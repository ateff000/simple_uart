==> flow/design.v <==
module FREQ_DIV 
(
	in_clk,
	nrst,
	out_clk
);
parameter F_IN = 50_000_000;
parameter F_OUT = 115_200;
parameter T = F_IN/F_OUT;
parameter LIM = T/2 - 1;
parameter N = $clog2(LIM);
input in_clk, nrst;
output reg out_clk;
reg	[N-1:0] cnt;
always@(posedge in_clk or negedge nrst)
	if(!nrst)
		begin
		cnt <= 0;
		out_clk <= 0;
		end
	else
		if (cnt < LIM)
			begin
			cnt <= cnt + 1;
			out_clk <= out_clk;
			end
		else
			begin
			cnt <= 0;
			out_clk <= ~out_clk;
			end
endmodule
From RTL to reports: FREQ_DIV. What the tools print for FREQ_DIV, step after step. Line numbers count from 1 in the design file above. Operators carry their Yosys type and port widths (W data, S select, Z words). A cell with n/a has no value.

Top module: FREQ_DIV. Clock: in_clk. Library: sky130hd. Library corner: tt_025C_1v80.

Word-level counts. Counts by Yosys on the flattened word-level netlist (proc, flatten, opt, wreduce; memories kept). Register bits leave out memories and registers merged into their read ports (data or address); mux counts leave out enables and synchronous resets folded into registers. Print and check cells are left out. Cells with the same type and inputs are merged into one.

Under bitwise operators stands 1. Under $add $sub $neg stands 1. For muxes and demuxes the number is 1. For magnitude comparators the number is 1.

Operators with widths (count): $add A8 B1 Y8 const B (1); $lt A8 B8 Y1 const B (1); $mux W8 (1); $not A1 Y1 (1).

For input bits the number is 2. For bits in registers the number is 9. Under output and inout bits stands 1. For word-level cells the number is 6.

Logic depth. Yosys ltp: most cells in a row. Word level: on the elaborated netlist, between registers, memories and ports. Mapped: between sequential cells and ports; inverters and the memories' decode and read muxes count.

For word-level depth the number is 2. Under ABC_AREA stands 0. Depth in mapped cells: 4. Depth with buffers taken out: 4.

After synthesis. Yosys stat after the flow's synthesis: flattened, memories mapped to cells. It holds for the ABC_AREA given above (unset counts as 0); a run with the other value may have another netlist.

Under buffer cells stands 1. The entry for cell count reads 38. Synthesis area: 405.4 um^2. The figure for mapped flip-flops is 9. Under sequential area stands 225.2 um^2.

Cell types: sky130_fd_sc_hd__dfrtp_1 (count 9, area in all 225.216 um^2); sky130_fd_sc_hd__xor2_1 (count 3, area in all 26.275 um^2); sky130_fd_sc_hd__nor2_1 (count 4, area in all 15.014 um^2); sky130_fd_sc_hd__o21ai_0 (count 3, area in all 15.014 um^2); sky130_fd_sc_hd__ha_1 (count 1, area in all 12.512 um^2); sky130_fd_sc_hd__nand2_1 (count 3, area in all 11.261 um^2); sky130_fd_sc_hd__nand3_1 (count 2, area in all 10.01 um^2); sky130_fd_sc_hd__nand3_2 (count 1, area in all 10.01 um^2); sky130_fd_sc_hd__a41oi_1 (count 1, area in all 8.758 um^2); sky130_fd_sc_hd__o41ai_1 (count 1, area in all 8.758 um^2); sky130_fd_sc_hd__xnor2_1 (count 1, area in all 8.758 um^2); sky130_fd_sc_hd__a21boi_1 (count 1, area in all 7.507 um^2); sky130_fd_sc_hd__o31ai_1 (count 1, area in all 7.507 um^2); sky130_fd_sc_hd__a31oi_1 (count 1, area in all 6.256 um^2); sky130_fd_sc_hd__nor2_2 (count 1, area in all 6.256 um^2); sky130_fd_sc_hd__nor2b_1 (count 1, area in all 6.256 um^2); sky130_fd_sc_hd__or3_1 (count 1, area in all 6.256 um^2); sky130_fd_sc_hd__a21oi_1 (count 1, area in all 5.005 um^2).

Not listed: further types 2, cells in them 2.

Worst setup path after synthesis. OpenSTA on the mapped netlist: ideal clock, no wires. The path of least setup slack (recovery checks aside). Input and output delay are each 20% of the period. Register names are those of the netlist, which keeps one name where synthesis merged equal registers.

Path kind: reg2reg. From: register cnt[0]. To: register cnt[6]. Under required time stands 1405 ps. Under launch time at the first pin stands 0 ps. Path buffers: 0. Under delay of the path stands 1056 ps. For arrival the number is 961 ps. The figure for setup time is 95 ps. Under period stands 1500 ps. Stages: 5. For path slack the number is 443 ps. Under synthesis period reached stands 1057 ps.

"delay of the path" is the arrival time less input delay plus setup time. "stages": output pins that drive a net of the path, with the launching flip-flop's if there is one; two outputs of one cell count as two. "synthesis period reached" is the clock period less the worst setup slack; recovery checks do not enter. This is arithmetic on one report: input and output delays are still those of the set period (20% each). The rows between start and end are the longest chain of elaborated cells between them; the timing report does not say that the signal goes this way. Where chains are equally long, one stands for them. Each line given opens the expression or statement behind the cell; cells for indexed reads and writes are added by Yosys, which also makes memories of some case tables. A register here has more assigning lines than the two given.

Path through: sky130_fd_sc_hd__dfrtp_1 sky130_fd_sc_hd__ha_1 sky130_fd_sc_hd__a41oi_1 sky130_fd_sc_hd__o21ai_0 sky130_fd_sc_hd__o31ai_1. Length of the longest elaborated chain: 2. The entry for elaborated cells between the ends (all ways) reads 3. The figure for RTL lines with such cells is 2. Those cells by class: add/sub (1); compare (1); mux (1).

Ends and longest elaborated chain, post-synthesis: start, declared (line 14) `reg [N-1:0] cnt;`; start, assigned (line 18) `cnt <= 0;`; start, assigned (line 24) `cnt <= cnt + 1;`; $add A8 B1 Y8 (line 24); $mux W8 (line 22) `if (cnt < LIM)`; end, assigned (line 18); end, assigned (line 24); end, declared (line 14).

Path in the finished layout. Path of least setup slack in the final report of run 2 (OpenROAD, finished layout, wires in). Where an end is a register, its clock arrival counts in the times. The report prints the path's times to 10 ps; the period is as set.

Path kind: reg2out. From: register out_clk. To: output out_clk. Under launch time at the first pin stands 260 ps. Under external output delay stands 320 ps. For path slack the number is 100 ps. For arrival the number is 1160 ps. Stages: 2. Under required time stands 1260 ps. Path buffers: 1. Under period stands 1580 ps.

A register here has more assigning lines than the two given.

Path through: sky130_fd_sc_hd__dfrtp_1 sky130_fd_sc_hd__clkdlybuf4s50_1. Length of the longest elaborated chain: 0. The entry for elaborated cells between the ends (all ways) reads 0. The figure for RTL lines with such cells is 0.

Ends and longest elaborated chain, after layout: start, declared (line 13) `output reg out_clk;`; start, assigned (line 25) `out_clk <= out_clk;`; start, assigned (line 30) `out_clk <= ~out_clk;`; end, declared (line 13).

Add stored flow runs of FREQ_DIV

Design FREQ_DIV on sky130hd. What follows are 2 stored runs of the flow, each under its own settings; their order means nothing. The constraints put input and output delay at 20% of the set period each and load the outputs with 0.01 pF. By "period achieved" is meant the clock period of the run minus its worst setup slack. This is arithmetic on one report: input and output delays are still those of the set period (20% each). "time on the worst setup path" means the part of the period allowed to the worst setup path (the constraints hold back 20% at inputs and 20% at outputs) less its slack; where the path has registers, the arrival times of their clocks count too. "power consumption" rests on the timing tool's default activity at the inputs, not on a simulated workload. "time on the worst setup path" is known to 10 ps.

Run 1 has these settings: period_ns 1.42; CORE_UTILIZATION 34; SETUP_SLACK_MARGIN 0.42; PLACE_DENSITY_LB_ADDON 0.21; CORE_ASPECT_RATIO 0.57; CORE_MARGIN 2; CELL_PAD_IN_SITES_GLOBAL_PLACEMENT 0; CELL_PAD_IN_SITES_DETAIL_PLACEMENT 0; TNS_END_PERCENT 80; CTS_CLUSTER_DIAMETER 181; CAP_MARGIN 20; SLEW_MARGIN 20. Outcome: unfinished; error PDN-0185 in floorplanning.

Run 2 has these settings: period_ns 1.58; CORE_UTILIZATION 26; SETUP_SLACK_MARGIN 0.01; PLACE_DENSITY_LB_ADDON 0.15; CELL_PAD_IN_SITES_DETAIL_PLACEMENT 1; TNS_END_PERCENT 45; GPL_TIMING_DRIVEN 0; CTS_CLUSTER_SIZE 64; SLEW_MARGIN 5; MIN_ROUTING_LAYER met2; CAP_MARGIN 20; CORE_MARGIN 2. The post-synthesis cell area stands at 405.4 um^2. The die size reads 1891.0 um^2. The standard-cell area after layout stands at 471.7 um^2. The measured utilization after routing is 31.7 %. The worst setup slack after layout is 101 ps. The measured final setup TNS is 0 ps. The power consumption reads 0.0004177 W. For the period achieved the run shows 1479 ps. The time on the worst setup path stands at 1160 ps. Worst path kind: reg2out.
